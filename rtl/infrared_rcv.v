==> flow/design.v <==
module infrared_rcv (
    input wire sys_clk,
    input wire sys_rst_n,
    input wire infrared_in,
    output reg [19:0] data,
    output reg repeat_en,
    output reg data_valid
);
    parameter CNT_0_56MS_MIN = 20000,
              CNT_0_56MS_MAX = 35000,
              CNT_1_69MS_MIN = 80000,
              CNT_1_69MS_MAX = 90000,
              CNT_2_25MS_MIN = 100000,
              CNT_2_25MS_MAX = 125000,
              CNT_4_5MS_MIN = 175000,
              CNT_4_5MS_MAX = 275000,
              CNT_9MS_MIN = 400000,
              CNT_9MS_MAX = 490000;
    parameter IDLE = 5'b00001,
              S_T9 = 5'b00010,
              S_JUDGE = 5'b00100,
              S_IFR_DATA = 5'b01000,
              S_REPEAT = 5'b10000;
    reg infrared_in_dly;
    wire ifr_in_fall = (infrared_in_dly && !infrared_in);
    wire ifr_in_rise = (!infrared_in_dly && infrared_in);
    reg [18:0] cnt;
    reg [4:0] state;
    reg [5:0] data_cnt;
    reg [31:0] data_tmp;
    always @(posedge sys_clk or negedge sys_rst_n)
        if (!sys_rst_n)
            infrared_in_dly <= 0;
        else
            infrared_in_dly <= infrared_in;
    always @(posedge sys_clk or negedge sys_rst_n) begin
        if (!sys_rst_n)
            cnt <= 0;
        else begin
            case (state)
                IDLE: cnt <= 0;
                S_T9, S_JUDGE, S_IFR_DATA:
                    if (ifr_in_rise || ifr_in_fall)
                        cnt <= 0;
                    else
                        cnt <= cnt + 1;
                default: cnt <= 0;
            endcase
        end
    end
    always @(posedge sys_clk or negedge sys_rst_n) begin
        if (!sys_rst_n)
            state <= IDLE;
        else case (state)
            IDLE: if (ifr_in_fall) state <= S_T9;
            S_T9: if (ifr_in_rise) state <= (cnt >= CNT_9MS_MIN && cnt <= CNT_9MS_MAX) ? S_JUDGE : IDLE;
            S_JUDGE: if (ifr_in_fall)
                        if (cnt >= CNT_4_5MS_MIN && cnt <= CNT_4_5MS_MAX)
                            state <= S_IFR_DATA;
                        else if (cnt >= CNT_2_25MS_MIN && cnt <= CNT_2_25MS_MAX)
                            state <= S_REPEAT;
                        else
                            state <= IDLE;
            S_IFR_DATA: if (data_cnt == 6'd32) state <= IDLE;
            S_REPEAT: if (ifr_in_rise) state <= IDLE;
            default: state <= IDLE;
        endcase
    end
    always @(posedge sys_clk or negedge sys_rst_n)
        if (!sys_rst_n)
            data_cnt <= 0;
        else if (state == S_IFR_DATA && ifr_in_fall)
            data_cnt <= data_cnt + 1;
        else if (data_cnt == 6'd32)
            data_cnt <= 0;
    always @(posedge sys_clk or negedge sys_rst_n)
        if (!sys_rst_n)
            data_tmp <= 0;
        else if (state == S_IFR_DATA && ifr_in_fall) begin
            if (cnt >= CNT_1_69MS_MIN && cnt <= CNT_1_69MS_MAX)
                data_tmp <= {data_tmp[30:0], 1'b1};
            else if (cnt >= CNT_0_56MS_MIN && cnt <= CNT_0_56MS_MAX)
                data_tmp <= {data_tmp[30:0], 1'b0};
        end
    wire checks_ok = (data_tmp[23:16] == ~data_tmp[31:24]) && (data_tmp[7:0] == ~data_tmp[15:8]);
    always @(posedge sys_clk or negedge sys_rst_n)
        if (!sys_rst_n)
            data <= 0;
        else if (data_cnt == 6'd32 && checks_ok)
            data <= {12'b0, data_tmp[23:16]};
    always @(posedge sys_clk or negedge sys_rst_n)
        if (!sys_rst_n)
            repeat_en <= 0;
        else
            repeat_en <= (state == S_REPEAT && ifr_in_rise && (data_tmp[23:16] == ~data_tmp[31:24]));
    always @(posedge sys_clk or negedge sys_rst_n)
        if (!sys_rst_n)
            data_valid <= 0;
        else
            data_valid <= (data_cnt == 6'd32 && checks_ok);
endmodule
==> Step by step through the tools: infrared_rcv <==
What the tools print for infrared_rcv, step after step.
Line numbers count from 1 in the design file above.
Operators: Yosys type, input widths -> output width; for muxes data width and select width s.
{ "inputs": {"design": "infrared_rcv", "clk_port": "sys_clk", "library": "sky130hd", "lib_corner": "tt_025C_1v80"} }

==> After elaboration <==
Counts by Yosys on the flattened word-level netlist (proc, flatten, opt, wreduce; memories kept). Register bits leave out memories and registers merged into their read ports (data or address). Print and check cells are left out. Cells with the same type and inputs are merged into one.
{ "word_totals": {"out_inout_bits": 22, "clocked_rd_ports_x_width": 0, "memories": 0, "elab_cells": 70, "inputBits": 3, "ramBits": 0, "latchBits": 0, "rom_bits": 0, "regBits": 73} }
{ "op_classes": {"n_logic": 2, "div": 0, "n_mux": 15, "eq_ne": 13, "reduce_and_logical": 20, "shifts": 0, "add_sub_neg": 2, "mul": 0, "cmp": 10} }
{ "op_table": {"columns": ["operator", "n"], "rows": [
  ["$mux 32", 2],
  ["$ge 19x17->1 const B", 2],
  ["$le 19x17->1 const B", 2],
  ["$le 19x19->1 const B", 2],
  ["$mux 19", 2],
  ["$mux 5", 7],
  ["$pmux 5 s5", 1],
  ["$add 19x1->19 const B", 1],
  ["$ge 19x15->1 const B", 1],
  ["$le 19x16->1 const B", 1],
  ["$ge 19x18->1 const B", 1],
  ["$ge 19x19->1 const B", 1],
  ["$eq 8x8->1", 2],
  ["$not 8->8", 2],
  ["$logic_and 1x1->1", 12],
  ["$mux 6", 2],
  ["$ne 2x2->1 const B", 5],
  ["$add 6x1->6 const B", 1],
  ["$eq 6x6->1 const B", 1],
  ["$eq 5x1->1 const B", 1],
  ["$eq 5x2->1 const B", 1],
  ["$eq 5x3->1 const B", 1],
  ["$eq 5x4->1 const B", 1],
  ["$eq 5x5->1 const B", 1],
  ["$reduce_and 5->1", 1],
  ["$reduce_bool 2->1", 2],
  ["$reduce_or 3->1", 1],
  ["$mux 3", 1]
]} }
Not listed: further kinds 3, cells in them 4.

==> Logic depth <==
Longest topological path by Yosys (ltp), each cell counted once; first at word level (registers and memories cut), then after technology mapping (sequential cells cut; the memories' decode and read muxes count).
{ "logic_depth": {"ltp_word": 6, "abc_area": 0, "depth_mapped": 8, "ltp_nobuf": 7} }

==> Netlist <==
Source: synth_stat.txt of the flow (Yosys; design flattened, memories mapped). It holds for the ABC_AREA given above (unset counts as 0); a run with the other value may have another netlist.
The area totals of this step are shown rounded.
{ "synth_totals": {"buf_cells": 33, "stdcells": 361, "seq_area_mm2": 0.001828, "ff_cells": 73, "area_mm2": 0.003841} }
{ "by_type": {"columns": ["type", "n", "area_total_um2"], "rows": [
  ["sky130_fd_sc_hd__dfrtp_1", 72, 1.8E+03],
  ["sky130_fd_sc_hd__mux2_2", 38, 427.91],
  ["sky130_fd_sc_hd__xnor2_1", 25, 218.96],
  ["sky130_fd_sc_hd__buf_4", 14, 105.101],
  ["sky130_fd_sc_hd__nor2_1", 28, 105.101],
  ["sky130_fd_sc_hd__nand2_1", 27, 101.347],
  ["sky130_fd_sc_hd__xor2_1", 11, 96.342],
  ["sky130_fd_sc_hd__ha_1", 6, 75.072],
  ["sky130_fd_sc_hd__nor3_1", 13, 65.062],
  ["sky130_fd_sc_hd__nand3_1", 12, 60.058],
  ["sky130_fd_sc_hd__inv_1", 15, 56.304],
  ["sky130_fd_sc_hd__buf_2", 11, 55.053],
  ["sky130_fd_sc_hd__nor4_1", 8, 50.048],
  ["sky130_fd_sc_hd__nand4_1", 6, 37.536],
  ["sky130_fd_sc_hd__clkbuf_1", 8, 30.029],
  ["sky130_fd_sc_hd__o31ai_1", 4, 30.029],
  ["sky130_fd_sc_hd__dfstp_2", 1, 26.275],
  ["sky130_fd_sc_hd__and3_1", 4, 25.024]
]} }
Not listed: further types 38, cells in them 58.

==> Worst setup path after synthesis <==
Source: OpenSTA report_checks on the synthesized netlist (no wires, ideal clock, input and output delay 20% of the period each), path of least setup slack; recovery checks are left aside. Register names are those of the netlist, which keeps one name where synthesis merged equal registers.
{ "synth_timing": {"kind": "reg2reg", "from": "register data_cnt[0]", "to": "register data[0]", "delay_ps": 2295, "t_arrival_ps": 2170, "slack_ps": 106, "period_ps": 2400, "stages": 8, "t_first_pin_ps": 0, "path_buffers": 0, "setup_ps": 125, "period_less_setup_slack_ps": 2294} }
"delay_ps" = arrival - input delay + setup time.
"stages": output pins that drive a net of the path, with the launching flip-flop's if there is one; two outputs of one cell count as two.
"period_less_setup_slack_ps" = period - worst setup slack (recovery checks aside). The figure is calculated, with input and output delays left at 20% of the set period.
The rows between start and end are the longest chain of elaborated cells between them; the timing report does not say that the signal goes this way. Where chains are equally long, one stands for them.
A line is the first line of the expression or statement that the cell stems from. Yosys adds cells for indexed reads and writes and turns some case tables into memories.
A register here has more assigning lines than the two given.
{ "synth_via": {"path_cell_list": "sky130_fd_sc_hd__dfrtp_1 > sky130_fd_sc_hd__inv_1 > sky130_fd_sc_hd__ha_1 > sky130_fd_sc_hd__nand2_1 > sky130_fd_sc_hd__or4_4 > sky130_fd_sc_hd__or3_4 > sky130_fd_sc_hd__nor4_4 > sky130_fd_sc_hd__mux2_2", "elab_chain_cells": 2, "cone_cells": 2, "cone_classes": "1 x eq/ne; 1 x reduce/logical"} }
{ "synth_lines": {"columns": ["item", "line_no", "source"], "rows": [
  ["start, declared", 29, "reg [5:0] data_cnt;"],
  ["start, assigned", 71, "data_cnt <= 0;"],
  ["start, assigned", 73, "data_cnt <= data_cnt + 1;"],
  ["$eq 6x6->1", 89, "else if (data_cnt == 6'd32 && checks_ok)"],
  ["$logic_and 1x1->1", 89, null],
  ["end, assigned", 88, "data <= 0;"],
  ["end, assigned", 90, "data <= {12'b0, data_tmp[23:16]};"],
  ["end, declared", 5, "output reg [19:0] data,"]
]} }

==> Worst path after layout <==
Path of least setup slack in the final report of record 1 (OpenROAD, finished layout, wires in). Where an end is a register, its clock arrival counts in the times.
The report prints the path's times to 10 ps; the period is as set.
{ "layout_timing": {"kind": "reg2reg", "from": "register cnt[5]", "to": "register data_tmp[29]", "t_first_pin_ps": 350, "t_arrival_ps": 2470, "stages": 9, "period_ps": 1810, "slack_ps": -420, "path_buffers": 3, "setup_ps": 110} }
The rows between start and end are the longest chain of elaborated cells between them; the timing report does not say that the signal goes this way. Where chains are equally long, one stands for them.
A register here has more assigning lines than the two given.
{ "layout_via": {"path_cell_list": "sky130_fd_sc_hd__dfrtp_1 > sky130_fd_sc_hd__buf_6 > sky130_fd_sc_hd__nor4b_4 > sky130_fd_sc_hd__nand4_1 > sky130_fd_sc_hd__o32ai_4 > sky130_fd_sc_hd__a22oi_2 > sky130_fd_sc_hd__buf_4 > sky130_fd_sc_hd__buf_16 > sky130_fd_sc_hd__mux2_4", "elab_chain_cells": 4, "cone_cells": 10, "cone_lines": 2, "cone_classes": "4 x compare; 2 x mux; 4 x reduce/logical"} }
{ "layout_lines": {"columns": ["item", "line_no", "source"], "rows": [
  ["start, declared", 27, "reg [18:0] cnt;"],
  ["start, assigned", 38, "cnt <= 0;"],
  ["start, assigned", 46, "cnt <= cnt + 1;"],
  ["$ge 19x15->1", 82, "else if (cnt >= CNT_0_56MS_MIN && cnt <= CNT_0_56MS_MAX)"],
  ["$logic_and 1x1->1", 82, null],
  ["$mux 32", 82, null],
  ["$mux 32", 80, "if (cnt >= CNT_1_69MS_MIN && cnt <= CNT_1_69MS_MAX)"],
  ["end, assigned", 81, "data_tmp <= {data_tmp[30:0], 1'b1};"],
  ["end, assigned", 83, "data_tmp <= {data_tmp[30:0], 1'b0};"],
  ["end, declared", 30, "reg [31:0] data_tmp;"]
]} }

Appendix: measured runs

Top module infrared_rcv; platform sky130hd; tools Yosys and OpenROAD; 2 stored runs in no particular order. Input and output delays are each 20% of the period that was set; the output load is 0.01 pF.
"achievedPeriod_ps" is the run's clock period less its worst setup slack. It is reckoned from that one timing run; input and output delays stay at 20% of the period that was set.
"timing.worst_path_ps" = time allowed to the worst setup path (clock period - input delay - output delay, where it has them) - its slack; a late launch clock adds to it, a late capture clock takes from it.
By "totalPower_uw" is meant OpenSTA's value without simulated activity: inputs other than the clock are taken to toggle once in ten clock periods, and the tool carries that through the logic.
"timing.worst_path_ps" is given in steps of 10 ps.
Values from the reports are rounded here.

Record 1
==> flow/run.sh <==
#!/bin/bash
# the make line also repeats the synthesis and layout settings of config.mk as NAME=value (left out here)
make -C /OpenROAD-flow-scripts/flow DESIGN_CONFIG=/design/flow/config.mk WORK_HOME=/design/flow/orfs CLKGATE_MAP_FILE= finish
==> flow/config.mk <==
export PLATFORM = sky130hd
export DESIGN_NAME = infrared_rcv
export DESIGN_NICKNAME = infrared_rcv
export VERILOG_FILES = /design/flow/design.v
export SDC_FILE = /design/flow/constraint.sdc
export NUM_CORES = 4
export LEC_CHECK = 0
export CAP_MARGIN = 20
export CORE_MARGIN = 2
export CORE_UTILIZATION = 39
export HOLD_SLACK_MARGIN = 0.16
export MIN_ROUTING_LAYER = met1
export PLACE_DENSITY = 0.74
export SLEW_MARGIN = 20
==> flow/constraint.sdc <==
create_clock -name core_clock -period 1.81 [get_ports {sys_clk}]
set_input_delay 0.3620 -clock core_clock [delete_from_list [all_inputs] [get_ports {sys_clk}]]
set_output_delay 0.3620 -clock core_clock [all_outputs]
set_load 0.01 [all_outputs]

==> results of record 1, as JSON <==
{
  "layout_stdcell_area_mm2": 0.005695,
  "setup_tns_ps": -16150,
  "util_frac": 0.588,
  "die_footprint_mm2": 0.01066,
  "ws_setup_ps": -416,
  "totalPower_uw": 3046,
  "synth_area_mm2": 0.003841,
  "achievedPeriod_ps": 2226,
  "timing.worst_path_ps": 2230,
  "worst_path_kind": "reg2reg"
}

Record 2
==> flow/run.sh <==
#!/bin/bash
# the make line also repeats the synthesis and layout settings of config.mk as NAME=value (left out here)
make -C /OpenROAD-flow-scripts/flow DESIGN_CONFIG=/design/flow/config.mk WORK_HOME=/design/flow/orfs CLKGATE_MAP_FILE= finish
==> flow/config.mk <==
export PLATFORM = sky130hd
export DESIGN_NAME = infrared_rcv
export DESIGN_NICKNAME = infrared_rcv
export VERILOG_FILES = /design/flow/design.v
export SDC_FILE = /design/flow/constraint.sdc
export NUM_CORES = 4
export LEC_CHECK = 0
export CAP_MARGIN = 20
export CORE_ASPECT_RATIO = 0.57
export CORE_MARGIN = 9
export CORE_UTILIZATION = 52
export PLACE_DENSITY_LB_ADDON = 0.06
export SLEW_MARGIN = 20
==> flow/constraint.sdc <==
create_clock -name core_clock -period 2.17 [get_ports {sys_clk}]
set_input_delay 0.4340 -clock core_clock [delete_from_list [all_inputs] [get_ports {sys_clk}]]
set_output_delay 0.4340 -clock core_clock [all_outputs]
set_load 0.01 [all_outputs]

==> results of record 2, as JSON <==
{
  "layout_stdcell_area_mm2": 0.00505,
  "setup_tns_ps": -3197,
  "util_frac": 0.71,
  "die_footprint_mm2": 0.01093,
  "ws_setup_ps": -120,
  "totalPower_uw": 3115,
  "synth_area_mm2": 0.003841,
  "achievedPeriod_ps": 2290,
  "timing.worst_path_ps": 2290,
  "worst_path_kind": "reg2reg"
}
